==> flow/design.v <==
module led_matrix_driver(
    input  wire clk,
    input  wire rst,
    input  wire [255:0] frame,
    output reg  [15:0] col_data,
    output reg  [3:0]  col_sel
);
    reg [3:0] col_idx;
    always @(posedge clk or posedge rst) begin
        if (rst) begin
            col_idx <= 0;
            col_data <= 16'h0000;
            col_sel <= 4'd0;
        end else begin
                col_idx <= col_idx + 1;
                col_sel <= col_idx;
                col_data <= frame[col_idx*16+:16];
        end
    end
endmodule
# Tool chain data of led_matrix_driver
# What the tools print for led_matrix_driver, step after step.
# Lines are those of the file above, counted from 1.
# Cell names lack the library's common part.
# Not given: n/a
# setup
top	led_matrix_driver
clock_port	clk
library	sky130hd
pvt_corner	tt_025C_1v80

# Word-level counts
# Counts by Yosys on the flattened word-level netlist (proc, flatten, opt, wreduce; memories kept). Register bits leave out memories and registers merged into their read ports (data or address); mux counts leave out enables and synchronous resets folded into registers. Print and check cells are left out. Cells with the same type and inputs are merged into one.
# classes
n_addsub	1
n_shift	1
# op_table
cell	count
variable part select 256 x 9 -> 16 bit	1
adder 4 x 1 -> 4 bit with constant B	1
# bits
output_inout_bits	20
in_bits	258
register_bits	24

# Longest topological paths
# Longest topological path by Yosys (ltp), each cell counted once; first at word level (registers and memories cut), then after technology mapping (sequential cells cut; the memories' decode and read muxes count).
# logic_depth
word_depth	1
ABC_AREA	0
depth_mapped	7
depth_no_buf	4

# Mapped cells and area
# Yosys stat after the flow's synthesis: flattened, memories mapped to cells. It holds for the ABC_AREA given above (unset counts as 0); a run with the other value may have another netlist.
# synth_totals
mapped_area_um2	2992.9
sequential_area_um2	600.6
ff_cells	24
stdcells	237
# by_type
cell_type	count	type_area_um2
mux4_2	32	720.691
mux2i_1	64	640.614
dfrtp_1	24	600.576
a221oi_2	30	450.432
a22oi_1	16	120.115
buf_6	8	90.086
o21ai_0	16	80.077
nand2_1	17	63.811
buf_4	7	52.55
buf_12	2	40.038
buf_2	4	20.019
a221oi_1	2	17.517
buf_8	1	15.014
clkbuf_1	4	15.014
ha_1	1	12.512
xnor2_1	1	8.758
xor2_1	1	8.758
clkbuf_4	1	7.507
# Not listed: further types 5, cells in them 6.

# Worst setup path after synthesis
# OpenSTA on the mapped netlist: ideal clock, no wires. The path of least setup slack (recovery checks aside). Input and output delay are each 20% of the period. Register names are those of the netlist, which keeps one name where synthesis merged equal registers.
# synth_path
path_kind	flip-flop to flip-flop
startpoint	register col_idx[1]
endpoint	register col_data[0]
path_buffers	2
stages	6
required_time_ns	2.846
path_slack_ns	1.443
clock_period_ns	2.97
setup_ns	0.124
path_delay_ns	1.527
arrival_ns	1.403
synth_period_reached_ns	1.527
# "path_delay_ns" = arrival - input delay + setup time.
# "stages" counts driving pins, that of a launching flip-flop among them; a cell with two outputs on the path counts twice.
# "synth_period_reached_ns" is the clock period less the worst setup slack; recovery checks do not enter. This is arithmetic on one report: input and output delays are still those of the set period (20% each).
# The rows between start and end are the longest chain of elaborated cells between them; the timing report does not say that the signal goes this way. Where chains are equally long, one stands for them.
# A line is the first line of the expression or statement that the cell stems from. Yosys adds cells for indexed reads and writes and turns some case tables into memories.
# synth_between
path_cell_list	dfrtp_1 > buf_2 > clkbuf_1 > mux4_2 > a22oi_1 > nand2_1
elab_chain_len	1
cone_cells	1
# synth_lines
item	line_no	rtl
start: declaration	8	reg [3:0] col_idx;
start: assignment	11	col_idx <= 0;
start: assignment	15	col_idx <= col_idx + 1;
variable part select 256 x 9 -> 16 bit	17	col_data <= frame[col_idx*16+:16];
end: assignment	12	col_data <= 16'h0000;
end: assignment	17
end: declaration	5	output reg  [15:0] col_data,

# Path in the finished layout
# From the final timing report of entry B: the path of least setup slack in the routed layout; clock arrival at registers is part of the times.
# layout_path
path_kind	flip-flop to flip-flop
startpoint	register col_idx[0]
endpoint	register col_data[9]
required_time_ns	1.96
setup_ns	0.11
path_slack_ns	0.10
clock_period_ns	1.8
stages	6
path_buffers	2
arrival_ns	1.86
# The rows between start and end are the longest chain of elaborated cells between them; the timing report does not say that the signal goes this way. Where chains are equally long, one stands for them.
# layout_between
path_cell_list	dfrtp_4 > buf_4 > clkbuf_16 > mux4_2 > a22oi_1 > nand2_1
elab_chain_len	1
cone_cells	1
# layout_lines
item	line_no	rtl
start: declaration	8	reg [3:0] col_idx;
start: assignment	11	col_idx <= 0;
start: assignment	15	col_idx <= col_idx + 1;
variable part select 256 x 9 -> 16 bit	17	col_data <= frame[col_idx*16+:16];
end: assignment	12	col_data <= 16'h0000;
end: assignment	17
end: declaration	5	output reg  [15:0] col_data,

# Flow measurements of led_matrix_driver on sky130hd: 2 stored runs with different settings, listed in no order. Input and output delays are each 20% of the period that was set; the output load is 0.01 pF.
# "clock_period_reached_ns" means the clock period less the worst setup slack. The figure is calculated, with input and output delays left at 20% of the set period.
# "worst_setup_path_time_ns" = time allowed to the worst setup path (clock period - input delay - output delay, where it has them) - its slack; a late launch clock adds to it, a late capture clock takes from it.
# "total_power_uw": no workload was simulated; the value follows from the tool's default switching activity.
# Among the settings, n/a means not set for that run.
# Results: n/a = not shown.
run	period_ns	CORE_UTILIZATION	SETUP_SLACK_MARGIN	PLACE_DENSITY_LB_ADDON	CELL_PAD_IN_SITES_GLOBAL_PLACEMENT	TNS_END_PERCENT	ABC_AREA	GPL_TIMING_DRIVEN	CTS_CLUSTER_SIZE	CAP_MARGIN	MAX_ROUTING_LAYER	CORE_MARGIN	SLEW_MARGIN	total_power_uw	final_die_area_um2	worst_setup_path_time_ns	worst_path_kind	yosys_chip_area_um2	total_negative_slack_ns	final_util_pct	final_stdcell_area_um2	worstSetupSlack_ns	clock_period_reached_ns
entry A	1.05	66	-0.02	0.09	1	20	0	0	93	40	met5	2	20	n/a	n/a	n/a	n/a	n/a	n/a	n/a	n/a	n/a	n/a
entry B	1.8	30	0.12	0.13	2	n/a	n/a	1	22	20	met4	2	0	1756	10791.1	1.70	flip-flop to flip-flop	2992.9	0.000	63.1	6134.6	0.103	1.697
# Entry A: did not finish, placement stopped with PPL-0024
