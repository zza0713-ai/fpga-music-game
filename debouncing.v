==> flow/design.v <==
module debouncing #(
    parameter bitwidth = 20,
    parameter delayT   = 250_000    
)(
    input  wire clk_sys,   
    input  wire key_b,     
    output reg  key,        
    output key_pulse   
);
    reg [bitwidth-1:0] counter = delayT;   
    reg prev_key; 
    always @(negedge clk_sys) begin
        if ((counter == delayT) && (key_b == 1'b0) && (key == 1'b1)) begin
            counter <= 0;   
        end
        else if (counter < delayT) begin
            counter <= counter + 1'b1;   
        end
    end
    always @(negedge clk_sys) begin
        if ((counter == delayT) && (key_b == 1'b0)) begin
            key <= 1'b0;   
        end
        else if (key_b == 1'b1) begin
            key <= 1'b1;   
        end
        prev_key<=key;
    end
    assign key_pulse=~(prev_key&(~key));
endmodule
module debouncing_fsm #(
    parameter bitwidth = 20,
    parameter delayT   = 250_000    
)(
    input  wire clk_sys,    
    input  wire resetn,      
    input  wire key_b,      
    output reg  key,        
    output key_pulse   
);
    localparam    IDLE     = 2'b00;   
    localparam    COUNTING = 2'b01;   
    localparam    PRESSED  = 2'b10;   
    reg [1:0] current_state, next_state;
    reg [bitwidth-1:0] counter, next_counter;
    always @(posedge clk_sys or negedge resetn) begin
        if (!resetn) begin
            current_state <= IDLE;
            counter <=delayT;
        end else begin
            current_state <= next_state;
            counter <=next_counter;
        end
    end
    always @(*) begin
        next_state = current_state;  
		next_counter = counter;
        case (current_state)
            IDLE: begin
                next_counter=delayT;
                if (key_b == 1'b0)         
                    next_state = COUNTING;
            end
            COUNTING: begin
                if (counter >0) begin
                    next_counter =counter -1;
                    next_state =COUNTING;
                end else if (key_b == 1'b1) begin    
                    next_counter = delayT;
                    next_state = IDLE;
                end
                else begin  
                    next_state = PRESSED;
                    next_counter =0;
                end
            end
            PRESSED: begin
                next_counter =0;
                if (key_b == 1'b1)         
                    next_state = IDLE;
            end
        endcase
    end
    reg prev_key;
    always @(posedge clk_sys or negedge resetn) begin
        if (!resetn) begin
            key       <= 1'b1;
            prev_key  <= 1'b1;
        end else begin
            case (current_state)
                IDLE: begin
                    key  <= 1'b1;  
                end
                COUNTING: begin
                    key <= 1'b0;  
                end
                PRESSED: begin
                    key <= 1'b0;  
                end
            endcase
            prev_key  <= key;
        end
    end
    assign key_pulse=~(prev_key&(~key));
endmodule
## Tool chain data of debouncing_fsm

The steps from the RTL of debouncing_fsm to its reports follow in flow order.
Lines are those of the file above, counted from 1.
Library cell names are shortened.
A cell with -- has no value.

| inputs | value |
|---|---|
| design top | debouncing_fsm |
| clock | clk_sys |
| library | sky130hd |
| timing corner | tt_025C_1v80 |

## Word-level counts

Counts by Yosys on the flattened word-level netlist (proc, flatten, opt, wreduce; memories kept). Register bits leave out memories and registers merged into their read ports (data or address). Print and check cells are left out. Cells with the same type and inputs are merged into one.

| bit counts | value |
|---|---|
| register bits | 24 |
| bits of input ports | 3 |
| output and inout port bits | 2 |
| word-level cells | 27 |

| cells by class | value |
|---|---|
| add/subtract/negate cells | 1 |
| magnitude comparators | 1 |
| equality and inequality tests | 4 |
| multiplexer cells | 9 |
| bitwise gates (word level) | 3 |
| reduce/logical cells | 5 |

Operator list:

| operator | count |
|---|---|
| 20-bit case mux with 3-bit select | 1 |
| 20-bit by 1-bit subtractor with 20-bit output (second input constant) | 1 |
| 20-bit by 1-bit greater-than comparator with 1-bit output (second input constant) | 1 |
| 20-bit 2-to-1 mux | 1 |
| 18-bit 2-to-1 mux | 1 |
| 2-bit 2-to-1 mux | 4 |
| 2-bit case mux with 3-bit select | 1 |
| 2-bit inequality test (second input constant) | 2 |
| 3-bit AND reduction | 1 |
| 3-bit nonzero test | 1 |
| 1-bit NOT | 2 |
| 2-bit by 1-bit == test with 1-bit output (second input constant) | 1 |
| 2-bit == test (second input constant) | 1 |
| 2-bit zero test | 1 |
| 2-bit nonzero test | 1 |
| 2-bit OR reduction | 1 |
| 1-bit case mux with 2-bit select | 1 |
| 1-bit bitwise AND | 1 |

## Longest topological paths

Depth = most cells in a row (Yosys ltp): at word level without a register or memory, in the mapped netlist without a sequential cell, where the memories' decode and read muxes count.

| logic depth | value |
|---|---|
| depth in word-level cells | 3 |
| ABC_AREA | 0 |
| gate-level depth with buffers | 7 |
| gate-level depth less buffers | 7 |

## Netlist

Source: synth_stat.txt of the flow (Yosys; design flattened, memories mapped). It holds for the ABC_AREA given above (unset counts as 0); a run with the other value may have another netlist.

Cell types:

| cell type | count | total area (µm²) |
|---|---|---|
| dfrtp_1 | 15 | 375.36 |
| dfstp_2 | 10 | 262.752 |
| a21oi_1 | 16 | 80.077 |
| nor4_4 | 3 | 63.811 |
| a31oi_1 | 7 | 43.792 |
| or3_1 | 6 | 37.536 |
| nor3_1 | 7 | 35.034 |
| nor2_1 | 8 | 30.029 |
| o21ai_0 | 6 | 30.029 |
| or4_1 | 4 | 30.029 |
| inv_1 | 7 | 26.275 |
| ha_1 | 2 | 25.024 |
| nand3_1 | 5 | 25.024 |
| buf_4 | 3 | 22.522 |
| nand2_1 | 6 | 22.522 |
| o21a_1 | 3 | 22.522 |
| buf_2 | 4 | 20.019 |
| nand2b_1 | 3 | 18.768 |

Not listed: further types 25, cells in them 32.

| mapped netlist | value |
|---|---|
| cell count | 147 |
| mapped area | 1411.4 µm² |
| sequential area | 638.1 µm² |
| flip-flops | 25 |

## Worst setup path after synthesis

OpenSTA on the mapped netlist: ideal clock, no wires. The path of least setup slack (recovery checks aside). Input and output delay are each 20% of the period. Register names are those of the netlist, which keeps one name where synthesis merged equal registers.

| timing after synthesis | value |
|---|---|
| path kind | flip-flop to flip-flop |
| start point | reg counter[0] |
| end point | reg counter[10] |
| clock period | 4.11 ns |
| arrival time | 1.857 ns |
| slack | 2.115 ns |
| path delay | 1.995 ns |
| stages | 8 |
| synthesis period reached | 1.995 ns |

"path delay" = arrival - input delay + setup time.
"stages" counts driving pins, that of a launching flip-flop among them; a cell with two outputs on the path counts twice.
"synthesis period reached" = period - worst setup slack (recovery checks aside). The figure is calculated, with input and output delays left at 20% of the set period.
The rows between start and end are the longest chain of elaborated cells between them; the timing report does not say that the signal goes this way. Where chains are equally long, one stands for them.
Each line given opens the expression or statement behind the cell; cells for indexed reads and writes are added by Yosys, which also makes memories of some case tables.

| between the ends, after synthesis | value |
|---|---|
| cell sequence | dfrtp_1 > inv_1 > ha_1 > or3b_1 > or4_1 > nor3_1 > nand2b_1 > a31oi_1 |
| length of the longest elaborated chain | 3 |
| elaborated cells between the ends (all ways) | 4 |
| RTL lines with such cells | 3 |
| those cells by class | add/sub: 1; compare: 1; mux: 2 |

RTL lines, path after synthesis:

| element | RTL line | text |
|---|---|---|
| from (decl) | 45 | `reg [bitwidth-1:0] counter, next_counter;` |
| from (assign) | 49 | `counter <=delayT;` |
| from (assign) | 52 | `counter <=next_counter;` |
| 20-bit by 1-bit subtractor with 20-bit output | 66 | `next_counter =counter -1;` |
| 20-bit 2-to-1 mux | 65 | `if (counter >0) begin` |
| 20-bit case mux with 3-bit select | 58 | `case (current_state)` |
| to (assign) | 49 |  |
| to (assign) | 52 |  |
| to (decl) | 45 |  |

## Worst path after layout

Path of least setup slack in the final report of record 1 (OpenROAD, finished layout, wires in). Where an end is a register, its clock arrival counts in the times.

| timing post-layout | value |
|---|---|
| path kind | flip-flop to flip-flop |
| start point | reg counter[0] |
| end point | reg counter[10] |
| clock period | 2.43 ns |
| arrival time | 2.39 ns |
| slack | 0.23 ns |
| stages | 8 |

The rows between start and end are the longest chain of elaborated cells between them; the timing report does not say that the signal goes this way. Where chains are equally long, one stands for them.

| between the ends, post-layout | value |
|---|---|
| cell sequence | dfrtp_1 > inv_1 > ha_1 > or3b_1 > or4_1 > nor3_1 > nand2b_1 > a31oi_1 |
| length of the longest elaborated chain | 3 |
| elaborated cells between the ends (all ways) | 4 |
| RTL lines with such cells | 3 |
| those cells by class | add/sub: 1; compare: 1; mux: 2 |

RTL lines, path post-layout:

| element | RTL line | text |
|---|---|---|
| from (decl) | 45 | `reg [bitwidth-1:0] counter, next_counter;` |
| from (assign) | 49 | `counter <=delayT;` |
| from (assign) | 52 | `counter <=next_counter;` |
| 20-bit by 1-bit subtractor with 20-bit output | 66 | `next_counter =counter -1;` |
| 20-bit 2-to-1 mux | 65 | `if (counter >0) begin` |
| 20-bit case mux with 3-bit select | 58 | `case (current_state)` |
| to (assign) | 49 |  |
| to (assign) | 52 |  |
| to (decl) | 45 |  |

Lab notebook: debouncing_fsm

Module debouncing_fsm, platform sky130hd: 2 stored runs of the flow (Yosys, OpenROAD) with differing settings, in no particular order. Input and output delays are each 20% of the period that was set; the output load is 0.01 pF.
"achieved period": clock period set for the run, less the worst setup slack. It is reckoned from that one timing run; input and output delays stay at 20% of the period that was set.
By "power consumption" is meant OpenSTA's value without simulated activity: inputs other than the clock are taken to toggle once in ten clock periods, and the tool carries that through the logic.

#### Record 1

| setting | value |
|---|---|
| period_ns | `2.43` |
| SETUP_SLACK_MARGIN | `-0.18` |
| CAP_MARGIN | `20` |
| CORE_MARGIN | `2` |
| CORE_UTILIZATION | `40` |
| SLEW_MARGIN | `20` |

| result | value |
|---|---|
| standard-cell area after routing | 1542.7 µm² |
| power consumption | 617.2 uW |
| cell area after synthesis | 1411.4 µm² |
| achieved period | 2.196 ns |
| total die area | 4019.6 µm² |
| setup slack of the worst path | 0.234 ns |

#### Record 2

| setting | value |
|---|---|
| period_ns | `1.66` |
| CORE_UTILIZATION | `63` |
| SETUP_SLACK_MARGIN | `0.15` |
| PLACE_DENSITY_LB_ADDON | `0.0` |
| GPL_TIMING_DRIVEN | `0` |
| CTS_CLUSTER_DIAMETER | `25` |
| SLEW_MARGIN | `5` |
| MIN_ROUTING_LAYER | `met1` |
| MAX_ROUTING_LAYER | `met5` |
| CAP_MARGIN | `20` |
| CORE_MARGIN | `2` |

| result | value |
|---|---|
| total die area | 2634.8 µm² |
| power consumption | 917.1 uW |
| achieved period | 2.117 ns |
| standard-cell area after routing | 1974.4 µm² |
| setup slack of the worst path | -0.457 ns |
| cell area after synthesis | 1411.4 µm² |
